==> flow/design.v <==
module spi_master (
    input  wire clk,
    input  wire rst,
    input  wire start,
    input  wire [7:0] tx_data,
    output reg  [7:0] rx_data,
    output reg sclk,
    output reg mosi,
    input  wire miso,
    output reg cs_n,
    output reg done
);
    reg [7:0] shift_reg_tx, shift_reg_rx;
    reg [2:0] bit_cnt;
    reg [1:0] state;
    localparam IDLE = 2'b00, LOAD = 2'b01, TRANSFER = 2'b10, DONE = 2'b11;
    always @(posedge clk or posedge rst) begin
        if (rst) begin
            sclk <= 0; cs_n <= 1; done <= 0; mosi <= 0;
            shift_reg_tx <= 0; shift_reg_rx <= 0; rx_data <= 0; bit_cnt <= 0; state <= IDLE;
        end else begin
            case (state)
                IDLE: begin
                    done <= 0; cs_n <= 1; sclk <= 0;
                    if (start) state <= LOAD;
                end
                LOAD: begin
                    shift_reg_tx <= tx_data; bit_cnt <= 3'd7; cs_n <= 0; state <= TRANSFER;
                end
                TRANSFER: begin
                    sclk <= ~sclk;
                    if (sclk) begin
                        shift_reg_rx <= {shift_reg_rx[6:0], miso};
                    end else begin
                        mosi <= shift_reg_tx[7];
                        shift_reg_tx <= {shift_reg_tx[6:0], 1'b0};
                        if (bit_cnt == 0) state <= DONE;
                        else bit_cnt <= bit_cnt - 1;
                    end
                end
                DONE: begin
                    rx_data <= shift_reg_rx; cs_n <= 1; done <= 1; state <= IDLE;
                end
            endcase
        end
    end
endmodule
# Step by step through the tools: spi_master
# Tool output for the design above, in the order of the flow.
# Line numbers count from 1 in the design file above.
# Operators carry their Yosys type and port widths (W data, S select, Z words).
# Cell names lack the library's common part.
# Not given: -
dict set report design {
  top {spi_master}
  clock_port {clk}
  cell_library {sky130hd}
  corner {tt_025C_1v80}
}

# Elaborated design
# Yosys after proc, flatten, opt, wreduce and memory -nomap, before mapping. Memory bits, and registers merged into a memory's read port (data or address), are not among the register bits. Print and check cells are not counted.
dict set report bits {
  reg_bits 33
  latchBits 0
  ramBits 0
  mem_bits_ro 0
  clocked_rd_ports_x_width 0
  memories 0
  in_bits 12
}
dict set report op_classes {
  addsub 1
  multipliers 0
  div 0
  compare 0
  n_eq 7
  shifts 0
  muxes 12
  logic 1
  reduce_logical 13
}
# operator count
set ops {}
lappend ops {{$pmux W8 S2} 1}
lappend ops {{$ne A2 B2 Y1 const B} 4}
lappend ops {{$reduce_bool A2 Y1} 4}
lappend ops {{$pmux W2 S4} 1}
lappend ops {{$mux W8} 1}
lappend ops {{$reduce_and A2 Y1} 3}
lappend ops {{$pmux W3 S2} 1}
lappend ops {{$mux W3} 2}
lappend ops {{$pmux W1 S2} 3}
lappend ops {{$mux W2} 3}
lappend ops {{$eq A2 B2 Y1 const B} 2}
lappend ops {{$reduce_and A4 Y1} 1}
lappend ops {{$reduce_bool A4 Y1} 1}
lappend ops {{$sub A3 B1 Y3 const B} 1}
lappend ops {{$logic_not A3 Y1} 1}
lappend ops {{$reduce_and A3 Y1} 1}
lappend ops {{$eq A2 B1 Y1 const B} 1}
lappend ops {{$logic_not A2 Y1} 1}
lappend ops {{$reduce_or A2 Y1} 1}
lappend ops {{$not A1 Y1} 1}

# Depth
# Yosys ltp: most cells in a row. Word level: on the elaborated netlist, between registers, memories and ports. Mapped: between sequential cells and ports; inverters and the memories' decode and read muxes count.
dict set report depth {
  depth_word 4
  ABC_AREA 1
  depth_mapped 7
  ltp_nobuf 7
}

# Mapped cells and area
# Yosys stat after the flow's synthesis: flattened, memories mapped to cells. It holds for the ABC_AREA given above (unset counts as 0); a run with the other value may have another netlist.
# Totals and module areas in this step are rounded.
dict set report synth_totals {
  cell_count 171
  mapped_area_um2 1500
  seq_area_um2 880
  ffs 35
  n_buf 4
}
# cell count area_total_um2
set by_type {}
lappend by_type {dfrtp_1 33 825.792}
lappend by_type {nand2_1 77 289.027}
lappend by_type {inv_1 17 63.811}
lappend by_type {dfstp_2 2 52.55}
lappend by_type {o21ai_0 8 40.038}
lappend by_type {o21ai_1 7 35.034}
lappend by_type {nand2_2 5 31.28}
lappend by_type {ha_1 2 25.024}
lappend by_type {nand3_1 5 25.024}
lappend by_type {buf_2 3 15.014}
lappend by_type {buf_6 1 11.261}
lappend by_type {nand2_4 1 11.261}
lappend by_type {nor2_1 3 11.261}
lappend by_type {nor2_4 1 11.261}
lappend by_type {a21oi_1 2 10.01}
lappend by_type {nand3b_1 1 7.507}
lappend by_type {o211ai_1 1 7.507}
lappend by_type {clkinv_2 1 5.005}
lappend by_type {inv_2 1 3.754}

# Worst setup path after synthesis
# OpenSTA on the mapped netlist: ideal clock, no wires. The path of least setup slack (recovery checks aside). Input and output delay are each 20% of the period. Register names are those of the netlist, which keeps one name where synthesis merged equal registers.
dict set report synth_path {
  path_kind {flip-flop to flip-flop}
  start {reg sclk}
  end {reg bit_cnt[2]}
  tclk_ns 1.71
  setup_time_ns 0.116
  launch_ns 0.000
  arrival_ns 0.937
  setup_slack_ns 0.656
  delay_ns 1.053
  path_stages 7
  path_buffers 0
  synth_period_reached_ns 1.054
}
# "delay_ns" = arrival - input delay + setup time.
# "path_stages": output pins that drive a net of the path, with the launching flip-flop's if there is one; two outputs of one cell count as two.
# "synth_period_reached_ns" = period - worst setup slack (recovery checks aside). The figure is calculated, with input and output delays left at 20% of the set period.
# Between the ends stands the longest chain of elaborated cells between them, by number of cells; it is not shown to be the way that was timed. Of several equally long chains one is given.
# A line is the first line of the expression or statement that the cell stems from. Yosys adds cells for indexed reads and writes and turns some case tables into memories.
# A register here has more assigning lines than the two given.
dict set report synth_between {
  path_cell_list {dfrtp_1 > inv_1 > nand2_2 > nand2_4 > clkinv_2 > nand2_1 > nand2_1}
  elab_chain_len 2
  cells_between 4
  lines_between 2
}
# item line_no
set synth_lines {}
lappend synth_lines {{start, declared} 7} ;# output reg sclk,
lappend synth_lines {{start, assigned} 19} ;# sclk <= 0; cs_n <= 1; done <= 0; mosi <= 0;
lappend synth_lines {{start, assigned} 31} ;# sclk <= ~sclk;
lappend synth_lines {{$mux W3} 32} ;# if (sclk) begin
lappend synth_lines {{$pmux W3 S2} 22} ;# case (state)
lappend synth_lines {{end, assigned} 20} ;# shift_reg_tx <= 0; shift_reg_rx <= 0; rx_data <= 0; bit_cnt <= 0; state <= IDLE;
lappend synth_lines {{end, assigned} 38} ;# else bit_cnt <= bit_cnt - 1;
lappend synth_lines {{end, declared} 14} ;# reg [2:0] bit_cnt;

# Timing after layout
# Path of least setup slack in the final report of flow run 1 (OpenROAD, finished layout, wires in). Where an end is a register, its clock arrival counts in the times.
dict set report layout_path {
  path_kind {flip-flop to output port}
  start {reg cs_n}
  end {out cs_n}
  tclk_ns 1.91
  launch_ns 0.34
  arrival_ns 1.15
  setup_slack_ns 0.38
  path_stages 2
  path_buffers 1
}
# A register here has more assigning lines than the two given.
dict set report layout_between {
  path_cell_list {dfstp_2 > dlygate4sd2_1}
  elab_chain_len 0
  cells_between 0
  lines_between 0
}
# item line_no
set layout_lines {}
lappend layout_lines {{start, declared} 10} ;# output reg cs_n,
lappend layout_lines {{start, assigned} 19} ;# sclk <= 0; cs_n <= 1; done <= 0; mosi <= 0;
lappend layout_lines {{start, assigned} 24} ;# done <= 0; cs_n <= 1; sclk <= 0;
lappend layout_lines {{end, declared} 10}

spi_master through Yosys and OpenROAD on sky130hd: 2 stored runs, unordered, with their settings and measured results. The constraints put input and output delay at 20% of the set period each and load the outputs with 0.01 pF.
By "achievedPeriod_ns" is meant the clock period of the run minus its worst setup slack. This is arithmetic on one report: input and output delays are still those of the set period (20% each).
"worstPathTime_ns" is the time allowed to the run's worst setup path (the clock period less input and output delay, where it has them) less its slack. Clock arrival times count: a late capture clock shortens it, a late launch clock lengthens it.
"power_mw" rests on the timing tool's default activity at the inputs, not on a simulated workload.
Results are given in rounded form.

[flow] flow run 1: files
==> flow/run.sh <==
#!/bin/bash
# the make line also repeats the synthesis and layout settings of config.mk as NAME=value (left out here)
make -C /OpenROAD-flow-scripts/flow DESIGN_CONFIG=/design/flow/config.mk WORK_HOME=/design/flow/orfs CLKGATE_MAP_FILE= finish
==> flow/config.mk <==
export PLATFORM = sky130hd
export DESIGN_NAME = spi_master
export DESIGN_NICKNAME = spi_master
export VERILOG_FILES = /design/flow/design.v
export SDC_FILE = /design/flow/constraint.sdc
export NUM_CORES = 4
export LEC_CHECK = 0
export ABC_AREA = 1
export CAP_MARGIN = 20
export CELL_PAD_IN_SITES_DETAIL_PLACEMENT = 0
export CORE_ASPECT_RATIO = 1.03
export CORE_MARGIN = 2
export CORE_UTILIZATION = 44
export CTS_CLUSTER_DIAMETER = 41
export CTS_CLUSTER_SIZE = 51
export GPL_TIMING_DRIVEN = 1
export PLACE_DENSITY = 0.86
export SETUP_SLACK_MARGIN = 0.4
export SLEW_MARGIN = 20
export TNS_END_PERCENT = 60
==> flow/constraint.sdc <==
create_clock -name core_clock -period 1.91 [get_ports {clk}]
set_input_delay 0.3820 -clock core_clock [delete_from_list [all_inputs] [get_ports {clk}]]
set_output_delay 0.3820 -clock core_clock [all_outputs]
set_load 0.01 [all_outputs]

[flow] flow run 1: metrics
[metrics] achievedPeriod_ns = 1.532
[metrics] power_mw = 2.6
[metrics] finish.stdcell_area_um2 = 1800
[metrics] fin_tns_ns = 0.000
[metrics] total_die_area_um2 = 3800
[metrics] worstPathTime_ns = 1.15
[metrics] worstPathKind = flip-flop to output port
[metrics] worstSetupSlack_ns = 0.38
[metrics] ys_area_um2 = 1500

[flow] flow run 2: files
==> flow/run.sh <==
#!/bin/bash
# the make line also repeats the synthesis and layout settings of config.mk as NAME=value (left out here)
make -C /OpenROAD-flow-scripts/flow DESIGN_CONFIG=/design/flow/config.mk WORK_HOME=/design/flow/orfs CLKGATE_MAP_FILE= finish
==> flow/config.mk <==
export PLATFORM = sky130hd
export DESIGN_NAME = spi_master
export DESIGN_NICKNAME = spi_master
export VERILOG_FILES = /design/flow/design.v
export SDC_FILE = /design/flow/constraint.sdc
export NUM_CORES = 4
export LEC_CHECK = 0
export CAP_MARGIN = 20
export CORE_MARGIN = 2
export CORE_UTILIZATION = 40
export SLEW_MARGIN = 20
==> flow/constraint.sdc <==
create_clock -name core_clock -period 1.68 [get_ports {clk}]
set_input_delay 0.3360 -clock core_clock [delete_from_list [all_inputs] [get_ports {clk}]]
set_output_delay 0.3360 -clock core_clock [all_outputs]
set_load 0.01 [all_outputs]

[flow] flow run 2: metrics
[metrics] achievedPeriod_ns = 1.543
[metrics] power_mw = 3.5
[metrics] finish.stdcell_area_um2 = 2000
[metrics] fin_tns_ns = 0.000
[metrics] total_die_area_um2 = 4400
[metrics] worstPathTime_ns = 1.21
[metrics] worstPathKind = flip-flop to output port
[metrics] worstSetupSlack_ns = 0.14
[metrics] ys_area_um2 = 1600
